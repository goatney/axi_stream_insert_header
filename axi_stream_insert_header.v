==> flow/design.v <==
`timescale 1ns / 1ps
module axi_stream_insert_header#(
    parameter DATA_WD = 32,
    parameter DATA_BYTE_WD = DATA_WD / 8,
    parameter BYTE_CNT_WD = $clog2(DATA_BYTE_WD)
    )(
    input 						clk,
    input 						rst_n,
    input 						valid_in,
    input [DATA_WD-1 : 0]		data_in,
    input [DATA_BYTE_WD-1 : 0]	keep_in,
    input 						last_in,
    output 						ready_in,
    output 						valid_out,
    output [DATA_WD-1 : 0] 		data_out,
    output [DATA_BYTE_WD-1 : 0] keep_out,
    output 						last_out,
    input 						ready_out,
    input 						valid_insert,
    input [DATA_WD-1 : 0] 		header_insert,
    input [DATA_BYTE_WD-1 : 0] 	keep_insert,
    input [BYTE_CNT_WD : 0] 	byte_insert_cnt,
    output 						ready_insert
);
reg 						last_in_r1		= 'd0	;
reg 						last_in_r2		= 'd0	;
wire 						last_in_pulse_p		 	;
reg [DATA_WD-1 : 0] 		data_out_r1		= 'd0	; 
reg [DATA_WD-1 : 0] 		data_out_r2		= 'd0	;
reg [DATA_BYTE_WD-1 : 0] 	keep_in_r		= 'd0	;
wire 						axis_ready_in			;
always@(posedge clk or negedge rst_n)begin
	if(!rst_n)begin
		last_in_r1 <= 'd0;
		last_in_r2 <= 'd0;
	end
	else begin
		last_in_r1 <= last_in;
		last_in_r2 <= last_in_r1;
	end
end
assign last_in_pulse_p = ~last_in_r1 & last_in_r2;
assign axis_ready_in = last_in_pulse_p ? 1'b0 : 1'b1;
assign ready_in = axis_ready_in;
always@(posedge clk or negedge rst_n)begin
	if(!rst_n)begin
		keep_in_r	<= 'd0;
		data_out_r1 <= 'd0;
		data_out_r2 <= 'd0;
	end
	else if(valid_in && axis_ready_in)begin
		keep_in_r 	<= keep_in;
		data_out_r1 <= data_in;
		data_out_r2 <= data_out_r1;
	end
	else begin
		keep_in_r	<= keep_in_r;
		data_out_r1 <= data_out_r1;
		data_out_r2 <= data_out_r2;
	end
end
reg [DATA_WD-1 : 0]		header_out_r		= 'd0;
reg 					insert_flag			= 'd0;
reg [DATA_BYTE_WD-1 : 0]keep_insert_out_r	= 'd0;
always@(posedge clk or negedge rst_n)begin
	if(!rst_n)begin
		header_out_r 		<= 'd0;
		insert_flag 		<= 'd0;
		keep_insert_out_r	<= 'd0;
	end
	else if(valid_insert && ready_insert)begin
		case(keep_insert)
		4'b1111:begin 
			header_out_r<=header_insert;
			insert_flag<='d1;end
		4'b0111:begin 
			header_out_r<={8'b0,header_insert[23:0]};
			insert_flag<='d1;end
		4'b0011:begin 
			header_out_r<={16'b0,header_insert[15:0]};
			insert_flag<='d1;end
		4'b0001:begin 
			header_out_r<={24'b0,header_insert[7:0]};
			insert_flag<='d1;end
		default:begin 
			header_out_r<=header_out_r;
			insert_flag<='d1;end
		endcase
		keep_insert_out_r <= keep_insert;
	end
	else if(insert_flag)
		insert_flag <= 'd0;
end
reg [DATA_WD-1 : 0]	header_data_out_r	= 'd0;
always@(posedge clk or negedge rst_n)begin
	if(!rst_n)begin
		header_data_out_r <= 'd0;
	end
	else if(insert_flag)begin
		case(keep_insert)
		4'b1111: header_data_out_r<=header_out_r;
		4'b0111: header_data_out_r<={header_insert[23:0],data_out_r1[31:24]};
		4'b0011: header_data_out_r<={header_insert[15:0],data_out_r1[31:16]};
		4'b0001: header_data_out_r<={header_insert[7:0],data_out_r1[31:8]};
		default: header_data_out_r<=header_data_out_r;
		endcase
	end
	else begin
        case(keep_insert_out_r)
        4'b1111:begin header_data_out_r<=data_out_r2; end
        4'b0111:begin header_data_out_r<={data_out_r2[23:0],data_out_r1[31:24]};end
        4'b0011:begin header_data_out_r<={data_out_r2[15:0],data_out_r1[31:16]};end
        4'b0001:begin header_data_out_r<={data_out_r2[7:0],data_out_r1[31:8]};end
        default:begin header_data_out_r<=header_data_out_r; end
		endcase
    end
end
reg s_ready_insert	= 'd0;
assign data_out = ready_out ? header_data_out_r : data_out_r2;
always@(posedge clk or negedge rst_n)begin
    if(!rst_n)
        s_ready_insert <= 'd0;
    else
        s_ready_insert <= insert_flag=='d1 ? 'd0 : 'd1;
end
assign ready_insert	=	s_ready_insert;
reg [1:0]insert_flag_r;
always@(posedge clk or negedge rst_n)
begin
    if(!rst_n)
        insert_flag_r <= 'd0;
    else
        insert_flag_r <= {insert_flag_r[0], insert_flag};
end
assign neg_flag = ~insert_flag_r[1] & insert_flag_r[0];
assign valid_out = neg_flag ? 'd0 : 'd1;
wire last_out_p;
reg [DATA_BYTE_WD-1 : 0] keep_out_r	= 'd0;
always@(posedge clk or negedge rst_n)begin
    if(!rst_n)
        keep_out_r	<= 'd0;
    else if(valid_out)
        keep_out_r 	<= 4'b1111;
    else if(last_out_p)begin
        case(keep_insert)
            4'b1111: keep_out_r <= keep_in_r;
            4'b0111: keep_out_r <= keep_in_r<<1;
            4'b0011: keep_out_r <= keep_in_r<<2;
            4'b0001: keep_out_r <= keep_in_r<<3;
        endcase
    end
    else
        keep_out_r	<= 'd0;
end
assign keep_out = keep_out_r;
reg [1:0]last_out_r;
always@(posedge clk or negedge rst_n)
begin
    if(!rst_n)
        last_out_r <= 'd0;
    else 
    begin
        last_out_r <= {last_out_r[0],last_in_pulse_p};
    end
end
assign last_out_p = ~last_out_r[0]&last_out_r[1];
assign last_out = last_out_p;
endmodule
======== From RTL to reports: axi_stream_insert_header ========
Tool output for the design above, in the order of the flow.
Lines are those of the file above, counted from 1.
Operators: Yosys type, input widths -> output width; for muxes data width and select width s.
The mark n/a stands for no value.
inputs
  top ..................................... axi_stream_insert_header
  clock port .............................. clk
  library ................................. sky130hd
  library corner .......................... tt_025C_1v80

======== After elaboration ========
Yosys after proc, flatten, opt, wreduce and memory -nomap, before mapping. Memory bits, and registers merged into a memory's read port (data or address), are not among the register bits. Print and check cells are not counted. Equal cells are merged and count once.
operators by class
  reduce/logical cells .................... 6
  equality and inequality tests ........... 10
  bitwise operators ....................... 6
  mux-type cells .......................... 12
operator list
  cell                number
  $pmux 32 s4         3
  $mux 32             2
  $pmux 4 s4          1
  $eq 4x1->1 const B  2
  $eq 4x2->1 const B  2
  $eq 4x3->1 const B  2
  $eq 4x4->1 const B  2
  $mux 4              2
  $ne 6x2->1 const B  1
  $ne 5x1->1 const B  1
  $reduce_bool 5->1   1
  $reduce_and 2->1    2
  $reduce_bool 4->1   1
  $mux 1              4
  $and 1x1->1         3
  $not 1->1           3
  $logic_and 1x1->1   2
bit counts
  bits in registers ....................... 148
  cells after elaboration ................. 47

======== Depth ========
Longest topological path by Yosys (ltp), each cell counted once; first at word level (registers and memories cut), then after technology mapping (sequential cells cut; the memories' decode and read muxes count).
depth
  depth in word-level cells ............... 4
  ABC_AREA ................................ 0
  depth in mapped cells ................... 7
  gate-level depth less buffers ........... 5

======== Netlist ========
The flow's flattened synthesis, as Yosys stat reports it; memories are mapped. The netlist is that of the ABC_AREA named above (0 if unset); the other value can give another one.
cells by type
  cell type                   number
  sky130_fd_sc_hd__dfrtp_1    148
  sky130_fd_sc_hd__mux2_2     145
  sky130_fd_sc_hd__o22ai_1    64
  sky130_fd_sc_hd__nand2_1    82
  sky130_fd_sc_hd__o21ai_0    44
  sky130_fd_sc_hd__a221oi_1   20
  sky130_fd_sc_hd__a2bb2oi_1  16
  sky130_fd_sc_hd__buf_2      28
  sky130_fd_sc_hd__o221ai_1   16
  sky130_fd_sc_hd__a221o_1    13
  sky130_fd_sc_hd__mux2i_1    13
  sky130_fd_sc_hd__a211oi_1   15
  sky130_fd_sc_hd__clkbuf_1   26
  sky130_fd_sc_hd__a211o_1    11
  sky130_fd_sc_hd__a21oi_1    17
  sky130_fd_sc_hd__inv_1      18
  sky130_fd_sc_hd__nand2b_1   10
  sky130_fd_sc_hd__a31oi_1    8
Not listed: further types 31, cells in them 88.
synthesis totals
  sequential area ......................... 3703.6 µm²
  synthesis area .......................... 8295.5 µm²
  buffer cells ............................ 72
  mapped cells ............................ 782
  flip-flops .............................. 148

======== Worst setup path after synthesis ========
OpenSTA on the mapped netlist: ideal clock, no wires. The path of least setup slack (recovery checks aside). Input and output delay are each 20% of the period. Register names are those of the netlist, which keeps one name where synthesis merged equal registers.
timing path post-synthesis
  path kind ............................... input-to-output
  start ................................... input port ready_out
  end ..................................... output port data_out[10]
  path delay .............................. 1.067 ns
  external output delay ................... 0.552 ns
  data required time ...................... 2.208 ns
  setup slack ............................. 0.589 ns
  arrival time ............................ 1.619 ns
  stages on the path ...................... 3
  path buffers ............................ 2
  period .................................. 2.76 ns
  launch time at the first pin ............ 0.552 ns
  synthesis period reached ................ 2.171 ns
"path delay" = arrival - input delay + setup time.
A path that ends at an output port has no setup time.
"stages on the path" counts driving pins, that of a launching flip-flop among them; a cell with two outputs on the path counts twice.
"synthesis period reached" = period - worst setup slack (recovery checks aside). The figure is calculated, with input and output delays left at 20% of the set period.
Between the ends stands the longest chain of elaborated cells between them, by number of cells; it is not shown to be the way that was timed. Of several equally long chains one is given.
Each line given opens the expression or statement behind the cell; cells for indexed reads and writes are added by Yosys, which also makes memories of some case tables.
on the way, post-synthesis
  cells stage by stage .................... sky130_fd_sc_hd__clkbuf_1 > sky130_fd_sc_hd__clkbuf_1 > sky130_fd_sc_hd__mux2_2
  cells in the longest elaborated chain ... 1
  elaborated cells between the ends (all ways) .. 1
ends and longest elaborated chain, post-synthesis
  item         line  source
  from (decl)  18    input ready_out,
  $mux 32      119   assign data_out = ready_out ? header_data_out_r : data_out_r2;
  to (decl)    15    output [DATA_WD-1 : 0] data_out,

Add stored flow runs of axi_stream_insert_header

Below are 2 stored runs of the flow (Yosys, OpenROAD; platform sky130hd) on axi_stream_insert_header, each with its settings, unordered. Constraints: input delay and output delay 20% of the set period each, output load 0.01 pF.

Flow files of run 1
==> flow/run.sh <==
#!/bin/bash
# the make line also repeats the synthesis and layout settings of config.mk as NAME=value (left out here)
make -C /OpenROAD-flow-scripts/flow DESIGN_CONFIG=/design/flow/config.mk WORK_HOME=/design/flow/orfs CLKGATE_MAP_FILE= finish
==> flow/config.mk <==
export PLATFORM = sky130hd
export DESIGN_NAME = axi_stream_insert_header
export DESIGN_NICKNAME = axi_stream_insert_header
export VERILOG_FILES = /design/flow/design.v
export SDC_FILE = /design/flow/constraint.sdc
export NUM_CORES = 4
export LEC_CHECK = 0
export CAP_MARGIN = 25
export CORE_MARGIN = 2
export CORE_UTILIZATION = 69
export MIN_ROUTING_LAYER = met2
export PLACE_DENSITY_LB_ADDON = 0.23
export SETUP_SLACK_MARGIN = 0.36
export SLEW_MARGIN = 20
export TNS_END_PERCENT = 30
==> flow/constraint.sdc <==
create_clock -name core_clock -period 1.32 [get_ports {clk}]
set_input_delay 0.2640 -clock core_clock [delete_from_list [all_inputs] [get_ports {clk}]]
set_output_delay 0.2640 -clock core_clock [all_outputs]
set_load 0.01 [all_outputs]

report of run 1: did not finish, cts, DPL-0038

Flow files of run 2
==> flow/run.sh <==
#!/bin/bash
# the make line also repeats the synthesis and layout settings of config.mk as NAME=value (left out here)
make -C /OpenROAD-flow-scripts/flow DESIGN_CONFIG=/design/flow/config.mk WORK_HOME=/design/flow/orfs CLKGATE_MAP_FILE= finish
==> flow/config.mk <==
export PLATFORM = sky130hd
export DESIGN_NAME = axi_stream_insert_header
export DESIGN_NICKNAME = axi_stream_insert_header
export VERILOG_FILES = /design/flow/design.v
export SDC_FILE = /design/flow/constraint.sdc
export NUM_CORES = 4
export LEC_CHECK = 0
export CAP_MARGIN = 5
export CELL_PAD_IN_SITES_DETAIL_PLACEMENT = 2
export CORE_MARGIN = 7
export CORE_UTILIZATION = 52
export CTS_CLUSTER_SIZE = 88
export GPL_TIMING_DRIVEN = 0
export PLACE_DENSITY = 0.37
export SETUP_SLACK_MARGIN = -0.01
export SLEW_MARGIN = 25
==> flow/constraint.sdc <==
create_clock -name core_clock -period 1.48 [get_ports {clk}]
set_input_delay 0.2960 -clock core_clock [delete_from_list [all_inputs] [get_ports {clk}]]
set_output_delay 0.2960 -clock core_clock [all_outputs]
set_load 0.01 [all_outputs]

report of run 2: did not finish, place, DPL-0033
